==> flow/design.v <==
module data_shiftin( reg_in_data, t_data, t_clk, enable, ready, led3);
parameter REGISTER_WIDTH = 129;   
output [REGISTER_WIDTH-1:0]reg_in_data;
reg [REGISTER_WIDTH-1:0]reg_in_data;
input t_data;
wire t_data;
input t_clk;
wire t_clk;
input enable;
wire enable;
output ready;
reg ready;
output led3;
reg led3 = 0;
reg [7:0] bit_cntr;
always @ (posedge t_clk)
begin
   led3 <= 1;
	if (enable)
	begin
		if((bit_cntr < REGISTER_WIDTH))
		begin
			reg_in_data <= reg_in_data << 1;
			reg_in_data[0] <= t_data;
			bit_cntr <= bit_cntr + 1'b1;
		end 
		else 
		begin
			ready <= 1;
		end
	end
	else
	begin
		bit_cntr <= 0;
		ready <= 0;
	end
end
endmodule
module glitchcraft(go, armed, enable, done, glitch, targetreset, t_data, t_clk, led2, led3, SYSCLK_P, SYSCLK_N);
parameter CTR_WIDTH = 63;
parameter DUTY_REG_WIDTH = 3;
input SYSCLK_P;
input SYSCLK_N;
input go;
input enable;
input t_data;
input t_clk;
output armed;
reg armed = 0;
output done;
reg done = 0;
output glitch;
reg glitch = 0;
output targetreset;
reg targetreset = 0;
output led2;
reg led2 = 0;
output led3;
reg [CTR_WIDTH:0]holdoff_ctr;
reg [CTR_WIDTH:0]hold_ctr;
reg [1:0]state = 0;
reg polarity = 0;
wire [128:0]configdata;  
IBUFGDS #(
	.DIFF_TERM("TRUE"),      
	.IOSTANDARD("LVDS_25")   
) IBUFGDS_inst (
	.O  (CLK200M),    
	.I  (SYSCLK_P),   
	.IB (SYSCLK_N)    
);
data_shiftin data_in(configdata, t_data, t_clk, enable, ready, led3);
always @ (posedge CLK200M) 
begin	
   led2 <= 1;
	if (enable)
	begin
		case(state)
			0:begin					
				done 		   <= 0;
				targetreset <= 0;
				if (ready)
				begin					
					{holdoff_ctr, hold_ctr, polarity} <= configdata;
					glitch 		<= polarity;
					armed 		<= 1;					
				end
				if (armed & go)
				begin
					state <= state + 1'b1;
				end
			end		
			1:begin
				targetreset <= 1;		 
				holdoff_ctr <= holdoff_ctr-1;
				if (holdoff_ctr == 0)
				begin
					glitch <= !glitch;
					state <= state + 1'b1;
				end									
			end
			2:begin
				hold_ctr <= hold_ctr-1;
				if (hold_ctr == 0)
				begin
					glitch <= !glitch;
					state <= state + 1'b1;					
				end			
			end
			3:begin
				done <= 1;				
				armed <= 0;
			end
		endcase
	end
	else
	begin
		state <= 0;
	end
end
endmodule
# Reports on data_shiftin
# Tool output for the design above, in the order of the flow.
# Lines are those of the file above, counted from 1.
# Cell names lack the library's common part.
# A cell with -- has no value.
# setup
design,data_shiftin
clock_port,t_clk
lib,sky130hd
pvt_corner,tt_025C_1v80

# Elaborated design
# Counts by Yosys on the flattened word-level netlist (proc, flatten, opt, wreduce; memories kept). Register bits leave out memories and registers merged into their read ports (data or address); mux counts leave out enables and synchronous resets folded into registers. Print and check cells are left out. Cells with the same type and inputs are merged into one.
# bits
regBits,139
latchBits,0
clocked_rd_ports_x_width,0
n_memories,0
romBits,0
output_inout_bits,131
in_bits,3
ram_bits,0
wordCells,8
# classes
mux,0
equal,0
shift,0
div_mod_pow,0
multipliers,0
cmp,1
reduce_logical,1
n_logic,0
add_sub_neg,1
# op_table
op,n
adder 8 x 1 -> 8 bit with constant B,1
< comparator 8 bit with constant B,1
AND reduction 2 bit,1

# Depth
# Depth = most cells in a row (Yosys ltp): at word level without a register or memory, in the mapped netlist without a sequential cell, where the memories' decode and read muxes count.
# depth
ltp_word,2
ABC_AREA,0
mapped_depth,5
depth_no_buf,5

# Mapped cells and area
# Source: synth_stat.txt of the flow (Yosys; design flattened, memories mapped). It holds for the ABC_AREA given above (unset counts as 0); a run with the other value may have another netlist.
# The area totals of this step are shown rounded.
# by_type
cell,n,area_total_um2
edfxtp_1,129,3.87E+03
dfxtp_1,10,200.192
ha_1,2,25.024
nand2_1,6,22.522
mux2i_1,2,20.019
inv_1,5,18.768
nand4b_1,2,17.517
xor2_1,2,17.517
o21a_1,2,15.014
nor4_2,1,12.512
a21boi_2,1,11.261
nor2_1,3,11.261
nand3_1,2,10.01
nand3b_1,1,7.507
nor3b_1,1,7.507
o31ai_1,1,7.507
a31oi_1,1,6.256
nand2b_1,1,6.256
# Not listed: further types 9, cells in them 9.
# mapped
ff_cells,139
buf_cells,1
seq_area_mm2,0.00407
area_mm2,0.00434
mapped_cells,181

# Timing after synthesis
# Source: OpenSTA report_checks on the synthesized netlist (no wires, ideal clock, input and output delay 20% of the period each), path of least setup slack; recovery checks are left aside. Register names are those of the netlist, which keeps one name where synthesis merged equal registers.
# synth_path
kind,input port to flip-flop
startpoint,input enable
endpoint,register reg_in_data[0]
launch_ns,1.628
path_buffers,1
t_required_ns,7.521
arrival_ns,7.359
setup_slack_ns,0.162
setup_time_ns,0.619
clock_period_ns,8.14
path_stages,3
delay_ns,6.350
in_delay_ns,1.628
synth_period_reached_ns,7.978
# "delay_ns" = arrival - input delay + setup time.
# "path_stages": output pins that drive a net of the path, with the launching flip-flop's if there is one; two outputs of one cell count as two.
# "synth_period_reached_ns" = period - worst setup slack (recovery checks aside). The figure is calculated, with input and output delays left at 20% of the set period.
# Between the ends stands the longest chain of elaborated cells between them, by number of cells; it is not shown to be the way that was timed. Of several equally long chains one is given.
# Each line given opens the expression or statement behind the cell; cells for indexed reads and writes are added by Yosys, which also makes memories of some case tables.
# synth_between
path_cell_list,buf_1 inv_1 nor2_1
elab_chain_len,1
cells_between,1
lines_between,0
cone_classes,reduce/logical (1)
# synth_lines
item,line,rtl
"start, declared",9,input enable;
AND reduction 2 bit,--,
"end, assigned",23,reg_in_data <= reg_in_data << 1;
"end, assigned",24,reg_in_data[0] <= t_data;
"end, declared",3,output [REGISTER_WIDTH-1:0]reg_in_data;

# Path in the finished layout
# From the final timing report of entry A: the path of least setup slack in the routed layout; clock arrival at registers is part of the times.
# layout_path
kind,input port to flip-flop
startpoint,input enable
endpoint,register reg_in_data[24]
setup_time_ns,0.37
path_stages,5
arrival_ns,5.38
t_required_ns,14.63
clock_period_ns,14.6
launch_ns,2.92
path_buffers,3
in_delay_ns,2.92
setup_slack_ns,9.25
# Between the ends stands the longest chain of elaborated cells between them, by number of cells; it is not shown to be the way that was timed. Of several equally long chains one is given.
# layout_between
path_cell_list,clkdlybuf4s50_1 inv_1 nor2_4 buf_4 buf_4
elab_chain_len,1
cells_between,1
lines_between,0
cone_classes,reduce/logical (1)
# layout_lines
item,line,rtl
"start, declared",9,input enable;
AND reduction 2 bit,--,
"end, assigned",23,reg_in_data <= reg_in_data << 1;
"end, declared",3,output [REGISTER_WIDTH-1:0]reg_in_data;

# Record of 2 stored runs of the RTL-to-layout flow on data_shiftin, platform sky130hd. The runs are unordered. Constraints: input delay and output delay 20% of the set period each, output load 0.01 pF.
# "clock_period_reached_ns" is the run's clock period less its worst setup slack. It is reckoned from that one timing run; input and output delays stay at 20% of the period that was set.
# "critical_path_time_ns" = time allowed to the worst setup path (clock period - input delay - output delay, where it has them) - its slack; a late launch clock adds to it, a late capture clock takes from it.
# "final_power_uw": no workload was simulated; the value follows from the tool's default switching activity.
# The results are shown rounded.
# Settings: - = not set for that run.
run,period_ns,CORE_UTILIZATION,SETUP_SLACK_MARGIN,PLACE_DENSITY,CORE_ASPECT_RATIO,TNS_END_PERCENT,GPL_ROUTABILITY_DRIVEN,MIN_ROUTING_LAYER,CAP_MARGIN,CORE_MARGIN,SLEW_MARGIN,PLACE_DENSITY_LB_ADDON,CELL_PAD_IN_SITES_DETAIL_PLACEMENT,CTS_CLUSTER_SIZE,post_synth_area_mm2,design.die.area_mm2,post_route_stdcell_area_mm2,finish.utilization_frac,worstSetupSlack_ns,setupTns_ns,fin_hold_ws_ns,final_power_uw,clock_period_reached_ns,critical_path_time_ns,critical_path_kind
entry A,14.6,46,3.78,0.4,0.52,80,1,met1,20,2,20,-,-,-,0.00434,0.0103,0.00636,0.696,9.25,0.000,0.444,908,5.350,2.43,input port to flip-flop
entry B,14.7,39,-,-,-,95,-,met1,20,7,10,0.22,1,50,0.00434,0.0143,0.00646,0.596,9.52,0.000,0.447,957,5.185,2.24,input port to flip-flop
